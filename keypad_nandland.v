==> flow/design.v <==
`timescale 1ns / 1ps
module keypad_nandland(
    clk,
    Row,
    Col,
    DecodeOut,
	 out_7seg
    );
    input clk;						 
    input [3:0] Row;				 
    output [3:0] Col;			 
    output [3:0] DecodeOut;	 
	 output reg [15:0]out_7seg;
	reg [3:0] Col;
	reg [3:0] DecodeOut;
	reg [19:0] sclk;
	always @(posedge clk) begin
			if (sclk == 20'b00011000011010100000) begin
				Col <= 4'b0111;
				sclk <= sclk + 1'b1;
			end
			else if(sclk == 20'b00011000011010101000) begin
				if (Row == 4'b0111) begin
					DecodeOut <= 4'b0001;		 
					out_7seg = ~(16'b00000000_00000110);
				end
				else if(Row == 4'b1011) begin
					DecodeOut <= 4'b0100; 		 
					out_7seg = ~(16'b11111111_00000000);
				end
				else if(Row == 4'b1101) begin
					DecodeOut <= 4'b0111; 		 
				end
				else if(Row == 4'b1110) begin
					DecodeOut <= 4'b0000; 		 
				end
				sclk <= sclk + 1'b1;
			end
			else if(sclk == 20'b00110000110101000000) begin
				Col<= 4'b1011;
				sclk <= sclk + 1'b1;
			end
			else if(sclk == 20'b00110000110101001000) begin
				if (Row == 4'b0111) begin
					DecodeOut <= 4'b0010; 		 
					out_7seg = ~(16'b00000000_11111111);
				end
				else if(Row == 4'b1011) begin
					DecodeOut <= 4'b0101; 		 
				end
				else if(Row == 4'b1101) begin
					DecodeOut <= 4'b1000; 		 
				end
				else if(Row == 4'b1110) begin
					DecodeOut <= 4'b1111; 		 
				end
				sclk <= sclk + 1'b1;
			end
			else if(sclk == 20'b01001001001111100000) begin
				Col<= 4'b1101;
				sclk <= sclk + 1'b1;
			end
			else if(sclk == 20'b01001001001111101000) begin
				if(Row == 4'b0111) begin
					DecodeOut <= 4'b0011; 		 
				end
				else if(Row == 4'b1011) begin
					DecodeOut <= 4'b0110; 		 
				end
				else if(Row == 4'b1101) begin
					DecodeOut <= 4'b1001; 		 
				end
				else if(Row == 4'b1110) begin
					DecodeOut <= 4'b1110; 		 
				end
				sclk <= sclk + 1'b1;
			end
			else if(sclk == 20'b01100001101010000000) begin
				Col<= 4'b1110;
				sclk <= sclk + 1'b1;
			end
			else if(sclk == 20'b01100001101010001000) begin
				if(Row == 4'b0111) begin
					DecodeOut <= 4'b1010;  
				end
				else if(Row == 4'b1011) begin
					DecodeOut <= 4'b1011;  
				end
				else if(Row == 4'b1101) begin
					DecodeOut <= 4'b1100;  
				end
				else if(Row == 4'b1110) begin
					DecodeOut <= 4'b1101;  
				end
				sclk <= 20'b00000000000000000000;
			end
			else begin
				sclk <= sclk + 1'b1;
			end
	end
endmodule 
# [Reports on keypad_nandland]
# What the tools print for keypad_nandland, step after step.
# Lines are those of the file above, counted from 1.
# Cell names lack the library's common part.
# A cell with -- has no value.
[design] top_module="keypad_nandland" clk_port="clk" lib="sky130hd" corner="tt_025C_1v80"

# [Elaborated design]
# Yosys after proc, flatten, opt, wreduce and memory -nomap, before mapping. Memory bits, and registers merged into a memory's read port (data or address), are not among the register bits. Print and check cells are not counted. Equal cells are merged and count once.
[word_totals] regBits=44 wordCells=75 inputBits=5
[op_classes] n_logic=2 reduce_logical=9 n_eq=17 add_sub_neg=1 mux=42
[ops] cell="20-bit two-way mux" n=8
[ops] cell="4-bit two-way mux" n=28
[ops] cell="16-bit two-way mux" n=6
[ops] cell="20-bit by 19-bit == test with 1-bit output with constant B" n=4
[ops] cell="20-bit by 17-bit == test with 1-bit output with constant B" n=2
[ops] cell="20-bit by 18-bit == test with 1-bit output with constant B" n=2
[ops] cell="20-bit by 1-bit adder with 20-bit output with constant B" n=1
[ops] cell="4-bit == test with constant B" n=3
[ops] cell="4-bit nonzero test" n=2
[ops] cell="2-bit nonzero test" n=3
[ops] cell="3-bit != test with constant B" n=2
[ops] cell="6-bit AND reduction" n=1
[ops] cell="5-bit AND reduction" n=1
[ops] cell="2-bit != test with constant B" n=2
[ops] cell="4-bit by 3-bit == test with 1-bit output with constant B" n=1
[ops] cell="4-bit != test with constant B" n=1
[ops] cell="4-bit AND reduction" n=1
[ops] cell="3-bit nonzero test" n=1
[ops] cell="1-bit inverter" n=2

# [Depth]
# Yosys ltp: most cells in a row. Word level: on the elaborated netlist, between registers, memories and ports. Mapped: between sequential cells and ports; inverters and the memories' decode and read muxes count.
[logic_depth] ltp_word=12 abc_area=0 ltp_mapped=7

# [Synthesis result]
# Source: synth_stat.txt of the flow (Yosys; design flattened, memories mapped). It holds for the ABC_AREA given above (unset counts as 0); a run with the other value may have another netlist.
# Totals and module areas in this step are rounded.
[mapped] area_um2=1660 flip_flops=31 stdcells=180
[by_type] type="dfxtp_1" n=24
[by_type] type="edfxtp_1" n=7
[by_type] type="xnor2_1" n=14
[by_type] type="buf_4" n=13
[by_type] type="nor2_1" n=20
[by_type] type="xor2_1" n=8
[by_type] type="nand3_1" n=13
[by_type] type="nand2_1" n=13
[by_type] type="nor4_1" n=6
[by_type] type="or4b_4" n=2
[by_type] type="inv_1" n=7
[by_type] type="and4bb_1" n=2
[by_type] type="ha_1" n=2
[by_type] type="nand4_1" n=4
[by_type] type="nor3_1" n=5
[by_type] type="nand3b_1" n=3
[by_type] type="nor4bb_1" n=2
[by_type] type="and3_1" n=3
# Not listed: further types 22, cells in them 32.

# [Timing after synthesis]
# Path of least setup slack by OpenSTA after synthesis, without wires, with an ideal clock, recovery checks aside; 20% of the period is set as input and as output delay. Where synthesis merged equal registers, the netlist keeps one of their names.
[synth_timing] path_kind="reg2reg" start="register sclk[0]" end="register DecodeOut[0]" t_arrival_ns=1.817 period_ns=2.59 path_delay_ns=2.178 path_buffers=0 setup_slack_ns=0.412 launch_ns=0.000 stages=8 setup_time_ns=0.361 period_less_setup_slack_ns=2.178
# "path_delay_ns" is the arrival time less input delay plus setup time.
# "stages" counts driving pins, that of a launching flip-flop among them; a cell with two outputs on the path counts twice.
# "period_less_setup_slack_ns" is the clock period less the worst setup slack; recovery checks do not enter. This is arithmetic on one report: input and output delays are still those of the set period (20% each).
# The rows between start and end are the longest chain of elaborated cells between them; the timing report does not say that the signal goes this way. Where chains are equally long, one stands for them.
# Each line given opens the expression or statement behind the cell; cells for indexed reads and writes are added by Yosys, which also makes memories of some case tables.
# At most two assigning lines are given for a register; there are more.
# The path ends at the enable pin of a flip-flop; only ways to that pin are counted.
[synth_via] path_cell_list="dfxtp_1 > inv_1 > ha_1 > nand3b_1 > or4b_4 > nor2_2 > nor4_1 > nor3_1" elab_chain_cells=3 cells_between=14 lines_between=8
[synth_lines] item="start, declared" line_no=16 text="reg [19:0] sclk;"
[synth_lines] item="start, assigned" line_no=20 text="sclk <= sclk + 1'b1;"
[synth_lines] item="start, assigned" line_no=37 text="sclk <= sclk + 1'b1;"
[synth_lines] item="20-bit by 17-bit == test with 1-bit output" line_no=18 text="if (sclk == 20'b00011000011010100000) begin"
[synth_lines] item="1-bit inverter"
[synth_lines] item="6-bit AND reduction"
[synth_lines] item="end, assigned" line_no=24 text="DecodeOut <= 4'b0001;"
[synth_lines] item="end, assigned" line_no=28 text="DecodeOut <= 4'b0100;"
[synth_lines] item="end, declared" line_no=12 text="output [3:0] DecodeOut;"

# [Path in the finished layout]
# From the final timing report of run 1: the path of least setup slack in the routed layout; clock arrival at registers is part of the times.
[layout_timing] path_kind="reg2reg" start="register sclk[1]" end="register DecodeOut[0]" path_buffers=0 t_arrival_ns=2.22 stages=7 period_ns=2.29 setup_slack_ns=0.08 launch_ns=0.27 setup_time_ns=0.26
# The rows between start and end are the longest chain of elaborated cells between them; the timing report does not say that the signal goes this way. Where chains are equally long, one stands for them.
# At most two assigning lines are given for a register; there are more.
# The path ends at the enable pin of a flip-flop; only ways to that pin are counted.
[layout_via] path_cell_list="dfxtp_1 > inv_1 > ha_1 > or3b_4 > or4b_4 > a21oi_1 > nor3_2" elab_chain_cells=3 cells_between=14 lines_between=8
[layout_lines] item="start, declared" line_no=16 text="reg [19:0] sclk;"
[layout_lines] item="start, assigned" line_no=20 text="sclk <= sclk + 1'b1;"
[layout_lines] item="start, assigned" line_no=37 text="sclk <= sclk + 1'b1;"
[layout_lines] item="20-bit by 17-bit == test with 1-bit output" line_no=18 text="if (sclk == 20'b00011000011010100000) begin"
[layout_lines] item="1-bit inverter"
[layout_lines] item="6-bit AND reduction"
[layout_lines] item="end, assigned" line_no=24 text="DecodeOut <= 4'b0001;"
[layout_lines] item="end, assigned" line_no=28 text="DecodeOut <= 4'b0100;"
[layout_lines] item="end, declared" line_no=12 text="output [3:0] DecodeOut;"

Below are 2 stored runs of the flow (Yosys, OpenROAD; platform sky130hd) on keypad_nandland, each with its settings and what was measured, unordered. Constraints: input delay and output delay 20% of the set period each, output load 0.01 pF.
By "achieved clock period" is meant the clock period of the run minus its worst setup slack. This is arithmetic on one report: input and output delays are still those of the set period (20% each).
"worst setup path time" is the time allowed to the run's worst setup path (the clock period less input and output delay, where it has them) less its slack. Clock arrival times count: a late capture clock shortens it, a late launch clock lengthens it.
"power" is the tool's figure for a default switching activity; nothing was simulated.
Values from the reports are rounded here.
[run 1] settings: period_ns=2.29, SETUP_SLACK_MARGIN=-0.18, CAP_MARGIN=20, CORE_MARGIN=2, CORE_UTILIZATION=40, SLEW_MARGIN=20
[run 1] result: chip area after synthesis (Yosys) 1660 µm², die area 4670 µm², standard-cell area of the final layout 2090 µm², utilization 52.2 %, worst setup slack after layout 0.083 ns, total negative slack 0.000 ns, worst hold slack 0.504 ns, power 1000 uW, achieved clock period 2.207 ns, worst setup path time 2.21 ns, worst setup path kind reg2reg
[run 2] settings: period_ns=1.78, CORE_UTILIZATION=27, SETUP_SLACK_MARGIN=0.37, PLACE_DENSITY_LB_ADDON=0.16, CORE_ASPECT_RATIO=1.64, CORE_MARGIN=7, TNS_END_PERCENT=85, CAP_MARGIN=35, MIN_ROUTING_LAYER=met2, SLEW_MARGIN=20
[run 2] result: chip area after synthesis (Yosys) 1660 µm², die area 8590 µm², standard-cell area of the final layout 2840 µm², utilization 47.8 %, worst setup slack after layout -0.318 ns, total negative slack -4.23 ns, worst hold slack 0.482 ns, power 1420 uW, achieved clock period 2.098 ns, worst setup path time 2.10 ns, worst setup path kind reg2reg
