==> flow/design.v <==
`timescale 1ns / 1ps
module keypad_if_else(
	 sw1_num1,		 
	 sw2_num2,		 
	 sw1,				 
	 sw2,				 
	 sw3,				 
	 sw4,				 
    clk,
    Row,
    Col,
    DecodeOut,
	 out_7seg
    );
   input clk;						 
   input [3:0] Row;				 
   output reg [3:0] Col;			 
   output reg [3:0] DecodeOut;	 
	reg [7:0]out_7seg1;
	output reg [31:0] out_7seg;
	reg [19:0] sclk;				 
	input sw1;
	input sw2;
	input sw3;
	input sw4;
	input sw1_num1;
	input sw2_num2;
	reg [7:0] temp1;
	reg [7:0] temp2;
	reg [7:0] temp3;
	reg [7:0] temp4;
	reg [15:0] num1;	 
	reg [15:0] num2;	 
	reg [3:0] temp1_DecodeOut;	 
	reg [3:0] temp2_DecodeOut;	 
	reg [3:0] temp3_DecodeOut;	 
	reg [3:0] temp4_DecodeOut;	 
	always @(posedge clk) 
	begin
		if (sclk == 20'b00011000011010100000) 	 
			begin	
				Col <= 4'b0111;				 
				sclk <= sclk + 1'b1;
			end
		else if(sclk == 20'b00011000011010101000) 	 
			begin
				if (Row == 4'b0111) 				 
				begin
					DecodeOut <= 4'b0001;		 
					out_7seg1 <= ~(8'b00000110);
				end
				else if(Row == 4'b1011) 		 
					begin
						DecodeOut <= 4'b0100; 	 
						out_7seg1 <= ~(8'b01100110);
					end
				else if(Row == 4'b1101) 		 
					begin
						DecodeOut <= 4'b0111; 	 
						out_7seg1 <= ~(8'b00000111);		
					end
				else if(Row == 4'b1110)			 
					begin
						DecodeOut <= 4'b1111; 	 
						out_7seg1 <= ~(8'b01110001);	
					end
				sclk <= sclk + 1'b1;
			end
		else if(sclk == 20'b00110000110101000000) 	 
		begin
			Col<= 4'b1011;		 
			sclk <= sclk + 1'b1;
		end
			else if(sclk == 20'b00110000110101001000) 		 
			begin
				if (Row == 4'b0111) 				 
				begin
					DecodeOut <= 4'b0010; 		 
					out_7seg1 <= ~(8'b1011011);
				end
				else if(Row == 4'b1011) 		 
				begin
					DecodeOut <= 4'b0101; 		 
					out_7seg1 <= ~(8'b01101101);
				end
				else if(Row == 4'b1101) 		 
				begin
					DecodeOut <= 4'b1000; 		 
					out_7seg1 <= ~(8'b01111111);
				end
				else if(Row == 4'b1110) 		 
				begin
					DecodeOut <= 4'b0000; 		 
					out_7seg1 <= ~(8'b00111111);
				end
				sclk <= sclk + 1'b1;
			end
		else if(sclk == 20'b01001001001111100000) 	 
		begin
			Col<= 4'b1101;						 
			sclk <= sclk + 1'b1;
		end
			else if(sclk == 20'b01001001001111101000) 	 
			begin
				if(Row == 4'b0111) 				 
				begin
					DecodeOut <= 4'b0011; 		 
					out_7seg1 <= ~(8'b01001111);
				end
				else if(Row == 4'b1011) 		 
				begin
					DecodeOut <= 4'b0110; 		 
					out_7seg1 <= ~(8'b01111101);
				end
				else if(Row == 4'b1101) 		 
				begin
					DecodeOut <= 4'b1001; 		 
					out_7seg1 <= ~(8'b01101111);
				end
				else if(Row == 4'b1110)			 
				begin
					DecodeOut <= 4'b1110; 		 
					out_7seg1 <= ~(8'b10011110);
				end
				sclk <= sclk + 1'b1;
			end
		else if(sclk == 20'b01100001101010000000) 	 
		begin
			Col<= 4'b1110;						 
			sclk <= sclk + 1'b1;
		end
			else if(sclk == 20'b01100001101010001000) 	 
			begin
				if(Row == 4'b0111) 				 
				begin
					DecodeOut <= 4'b1010; 		 
					out_7seg1 <= ~(8'b01110111);
				end
				else if(Row == 4'b1011) 		 
				begin
					DecodeOut <= 4'b1011; 		 
					out_7seg1 <= ~(8'b01111100);
				end
				else if(Row == 4'b1101) 		 
				begin
					DecodeOut <= 4'b1100; 		 
					out_7seg1 <= ~(8'b00111001);
				end
				else if(Row == 4'b1110)			 
				begin
					DecodeOut <= 4'b1101; 		 
					out_7seg1 <= ~(8'b01011110);
				end
				sclk <= 20'b00000000000000000000;
			end
			else if(sw1_num1 == 1'b1)		 
			begin
			   if(sw1 == 1'b1)				 
					begin
						temp1 <= out_7seg1;
						out_7seg <= {8'b11111111, 8'b11111111, 8'b11111111, temp1};
						temp1_DecodeOut <= DecodeOut;	
					end
				else if(sw2 == 1'b1)			 
					begin
						temp2 <= out_7seg1;
						out_7seg <= {8'b11111111, 8'b11111111, temp2, temp1};
						temp2_DecodeOut <= DecodeOut;
					end
				else if(sw3 == 1'b1)		 
					begin
						temp3 <= out_7seg1;
						out_7seg <= {8'b11111111, temp3, temp2, temp1};
						temp3_DecodeOut <= DecodeOut;
					end
				else if(sw4 == 1'b1)		 
					begin
						temp4 <= out_7seg1;
						out_7seg <= {temp4, temp3, temp2, temp1};
						temp4_DecodeOut <= DecodeOut;
						num1 <= {temp4_DecodeOut, temp3_DecodeOut, temp2_DecodeOut, temp1_DecodeOut};		 
					end
				end
			else if(sw2_num2 == 1'b1)	 
			begin
			   if(sw1 == 1'b1)
					begin
						temp1 <= out_7seg1;
						out_7seg <= {8'b11111111, 8'b11111111, 8'b11111111, temp1};
						temp1_DecodeOut <= DecodeOut;
					end
				else if(sw2 == 1'b1)
					begin
						temp2 <= out_7seg1;
						out_7seg <= {8'b11111111, 8'b11111111, temp2, temp1};
						temp2_DecodeOut <= DecodeOut;
					end
				else if(sw3 == 1'b1)
					begin
						temp3 <= out_7seg1;
						out_7seg <= {8'b11111111, temp3, temp2, temp1};
						temp3_DecodeOut <= DecodeOut;
					end
				else if(sw4 == 1'b1)
					begin
						temp4 <= out_7seg1;
						out_7seg <= {temp4, temp3, temp2, temp1};
						temp4_DecodeOut <= DecodeOut;
						num2 <= {temp4_DecodeOut, temp3_DecodeOut, temp2_DecodeOut, temp1_DecodeOut};
					end
				end
			else begin		 
				sclk <= sclk + 1'b1;
			end			
	end
endmodule 
==> Tool chain data of keypad_if_else <==
The steps from the RTL of keypad_if_else to its reports follow in flow order.
Lines are those of the file above, counted from 1.
Cell names lack the library's common part.
{ "setup": {"top": "keypad_if_else", "clock_port": "clk", "library": "sky130hd", "corner": "tt_025C_1v80"} }

==> After elaboration <==
Source: Yosys, flattened and elaborated, memories not mapped. Widths are those after wreduce. Registers that Yosys merges into a memory's read port (data or address) are not register bits. Print and check cells do not count. Equal cells are merged and count once.
{ "word_totals": {"ff_bits": 100, "latch_bits": 0, "ram_bits": 0, "rom_bits": 0, "clocked_rd_ports_x_width": 0, "memories": 0, "inputBits": 11, "out_inout_bits": 40, "elab_cells": 130} }
{ "classes": {"n_addsub": 1, "mul": 0, "n_div": 0, "n_cmp": 0, "eq_ne": 19, "shifts": 0, "muxes": 85, "logic": 8, "reduce_logical": 8} }
{ "op_table": {"columns": ["op", "n"], "rows": [
  ["8-bit 2-to-1 mux", 41],
  ["20-bit 2-to-1 mux", 10],
  ["32-bit 2-to-1 mux", 6],
  ["4-bit 2-to-1 mux", 28],
  ["20-bit by 19-bit == test with 1-bit output with constant B", 4],
  ["20-bit by 17-bit == test with 1-bit output with constant B", 2],
  ["20-bit by 18-bit == test with 1-bit output with constant B", 2],
  ["20-bit by 1-bit adder with 20-bit output with constant B", 1],
  ["9-bit by 1-bit inequality test with 1-bit output with constant B", 2],
  ["4-bit == test with constant B", 3],
  ["9-bit AND reduction", 1],
  ["1-bit NOT", 8],
  ["4-bit nonzero test", 2],
  ["3-bit inequality test with constant B", 2],
  ["6-bit AND reduction", 1],
  ["2-bit inequality test with constant B", 2],
  ["4-bit by 3-bit == test with 1-bit output with constant B", 1],
  ["4-bit inequality test with constant B", 1],
  ["4-bit AND reduction", 1],
  ["3-bit nonzero test", 1],
  ["2-bit AND reduction", 1],
  ["2-bit nonzero test", 1]
]} }

==> Depth <==
Longest topological path by Yosys (ltp), each cell counted once; first at word level (registers and memories cut), then after technology mapping (sequential cells cut; the memories' decode and read muxes count).
{ "depth": {"depth_word": 12, "abc_area": 0, "ltp_mapped": 8} }

==> Mapped cells and area <==
Yosys stat after the flow's synthesis: flattened, memories mapped to cells. It holds for the ABC_AREA given above (unset counts as 0); a run with the other value may have another netlist.
{ "synth_totals": {"mapped_cells": 357, "yosys_area_um2": 4456.8, "flip_flops": 100} }
{ "by_type": {"columns": ["cell_type", "n", "area_total_um2"], "rows": [
  ["edfxtp_1", 96, 2.88E+03],
  ["nand2_1", 48, 180.173],
  ["nand3_1", 28, 140.134],
  ["nor2_1", 29, 108.854],
  ["xnor2_1", 11, 96.342],
  ["mux2i_1", 9, 90.086],
  ["dfxtp_1", 4, 80.077],
  ["nor2b_1", 10, 62.56],
  ["xor2_1", 7, 61.309],
  ["nor3_1", 12, 60.058],
  ["o21ai_0", 12, 60.058],
  ["a21oi_1", 11, 55.053],
  ["and4_1", 6, 52.55],
  ["clkbuf_1", 12, 45.043],
  ["and4b_1", 4, 40.038],
  ["nor4bb_1", 3, 30.029],
  ["a211o_1", 3, 26.275],
  ["and3_1", 4, 25.024]
]} }
Not listed: further types 31, cells in them 48.

==> Path before layout <==
OpenSTA on the mapped netlist: ideal clock, no wires. The path of least setup slack (recovery checks aside). Input and output delay are each 20% of the period. Register names are those of the netlist, which keeps one name where synthesis merged equal registers.
{ "synth_path": {"path_kind": "reg-to-reg", "startpoint": "register sclk[16]", "endpoint": "register out_7seg[10]", "period_ps": 3350, "launch_ps": 0, "t_arrival_ps": 2548, "t_required_ps": 2945, "path_slack_ps": 397, "path_delay_ps": 2953, "driving_pins": 7, "n_path_buf": 1, "period_less_setup_slack_ps": 2953} }
"path_delay_ps" is the arrival time less input delay plus setup time.
"driving_pins": output pins that drive a net of the path, with the launching flip-flop's if there is one; two outputs of one cell count as two.
"period_less_setup_slack_ps" = period - worst setup slack (recovery checks aside). The figure is calculated, with input and output delays left at 20% of the set period.
Between the ends stands the longest chain of elaborated cells between them, by number of cells; it is not shown to be the way that was timed. Of several equally long chains one is given.
Each line given opens the expression or statement behind the cell; cells for indexed reads and writes are added by Yosys, which also makes memories of some case tables.
At most two assigning lines are given for a register; there are more.
{ "synth_between": {"path_cell_list": "edfxtp_1 > and4b_1 > and4b_1 > clkbuf_1 > o21a_1 > a211o_1 > nor2_1", "elab_chain_len": 3, "cone_cells": 17, "classes_between": "8 x eq/ne; 8 x logic; 1 x reduce/logical"} }
{ "synth_lines": {"columns": ["element", "line_no", "rtl"], "rows": [
  ["start: declaration", 21, "reg [19:0] sclk;"],
  ["start: assignment", 43, "sclk <= sclk + 1'b1;"],
  ["start: assignment", 67, "sclk <= sclk + 1'b1;"],
  ["20-bit by 18-bit == test with 1-bit output", 69, "else if(sclk == 20'b00110000110101000000)"],
  ["1-bit NOT", null, null],
  ["9-bit AND reduction", null, null],
  ["end: assignment", 161, "out_7seg <= {8'b11111111, 8'b11111111, 8'b11111111, temp1};"],
  ["end: assignment", 167, "out_7seg <= {8'b11111111, 8'b11111111, temp2, temp1};"],
  ["end: declaration", 20, "output reg [31:0] out_7seg;"]
]} }

==> Timing after layout <==
Path of least setup slack in the final report of run 1 (OpenROAD, finished layout, wires in). Where an end is a register, its clock arrival counts in the times.
The report prints the path's times to 10 ps; the period is as set.
{ "layout_path": {"path_kind": "reg-to-reg", "startpoint": "register sclk[11]", "endpoint": "register sclk[2]", "period_ps": 3330, "launch_ps": 370, "t_arrival_ps": 2950, "t_required_ps": 3390, "path_slack_ps": 440, "driving_pins": 7, "n_path_buf": 1} }
Between the ends stands the longest chain of elaborated cells between them, by number of cells; it is not shown to be the way that was timed. Of several equally long chains one is given.
At most two assigning lines are given for a register; there are more.
Only ways into the end's enable, where the timed path ends, are counted here.
{ "layout_between": {"path_cell_list": "edfxtp_1 > nor4bb_1 > nand3_1 > a21oi_1 > a211o_1 > or2_1 > buf_4", "elab_chain_len": 3, "cone_cells": 11, "classes_between": "10 x eq/ne; 1 x reduce/logical"} }
{ "layout_lines": {"columns": ["element", "line_no", "rtl"], "rows": [
  ["start: declaration", 21, "reg [19:0] sclk;"],
  ["start: assignment", 43, "sclk <= sclk + 1'b1;"],
  ["start: assignment", 67, "sclk <= sclk + 1'b1;"],
  ["20-bit by 17-bit == test with 1-bit output", 40, "if (sclk == 20'b00011000011010100000)"],
  ["9-bit by 1-bit inequality test with 1-bit output", null, null],
  ["2-bit AND reduction", null, null],
  ["end: assignment", 43, null],
  ["end: assignment", 67, null],
  ["end: declaration", 21, null]
]} }

Settings and measured results of 2 stored flow runs for module keypad_if_else (sky130hd), not sorted in any way. The constraints put input and output delay at 20% of the set period each and load the outputs with 0.01 pF.
"achievedPeriod_ps" means the clock period less the worst setup slack. The figure is calculated, with input and output delays left at 20% of the set period.
"critical_path_time_ps" is the time allowed to the run's worst setup path (the clock period less input and output delay, where it has them) less its slack. Clock arrival times count: a late capture clock shortens it, a late launch clock lengthens it.
By "final_power_uw" is meant OpenSTA's value without simulated activity: inputs other than the clock are taken to toggle once in ten clock periods, and the tool carries that through the logic.
"critical_path_time_ps" is known to 10 ps.
[
  {
    "run": "run 1",
    "settings": { "period_ns": 3.33, "CORE_UTILIZATION": 40, "PLACE_DENSITY_LB_ADDON": 0.1, "CELL_PAD_IN_SITES_GLOBAL_PLACEMENT": 1, "CELL_PAD_IN_SITES_DETAIL_PLACEMENT": 1, "TNS_END_PERCENT": 15, "CTS_CLUSTER_SIZE": 86, "CAP_MARGIN": 0, "CORE_MARGIN": 2, "SLEW_MARGIN": 20 },
    "results": { "ws_setup_ps": 443, "finish.utilization_pct": 49.8, "critical_path_time_ps": 2890, "path_kind": "reg-to-reg", "achievedPeriod_ps": 2887, "final_power_uw": 2456, "post_synth_area_um2": 4456.8, "die_footprint_um2": 12002.3, "final_stdcell_area_um2": 5395.2, "total_negative_slack_ps": 0, "timing.hold.ws_ps": 493 }
  },
  {
    "run": "run 2",
    "settings": { "period_ns": 3.6, "CORE_UTILIZATION": 55, "SETUP_SLACK_MARGIN": 0.56, "PLACE_DENSITY": 0.66, "HOLD_SLACK_MARGIN": 0.02, "CORE_MARGIN": 4, "CELL_PAD_IN_SITES_DETAIL_PLACEMENT": 1, "TNS_END_PERCENT": 45, "ABC_AREA": 0, "GPL_TIMING_DRIVEN": 1, "GPL_ROUTABILITY_DRIVEN": 1, "MAX_ROUTING_LAYER": "met4", "CAP_MARGIN": 20, "SLEW_MARGIN": 20 },
    "results": { "ws_setup_ps": 809, "finish.utilization_pct": 68.5, "critical_path_time_ps": 2790, "path_kind": "reg-to-reg", "achievedPeriod_ps": 2791, "final_power_uw": 2251, "post_synth_area_um2": 4456.8, "die_footprint_um2": 9606.9, "final_stdcell_area_um2": 5347.6, "total_negative_slack_ps": 0, "timing.hold.ws_ps": 497 }
  }
]
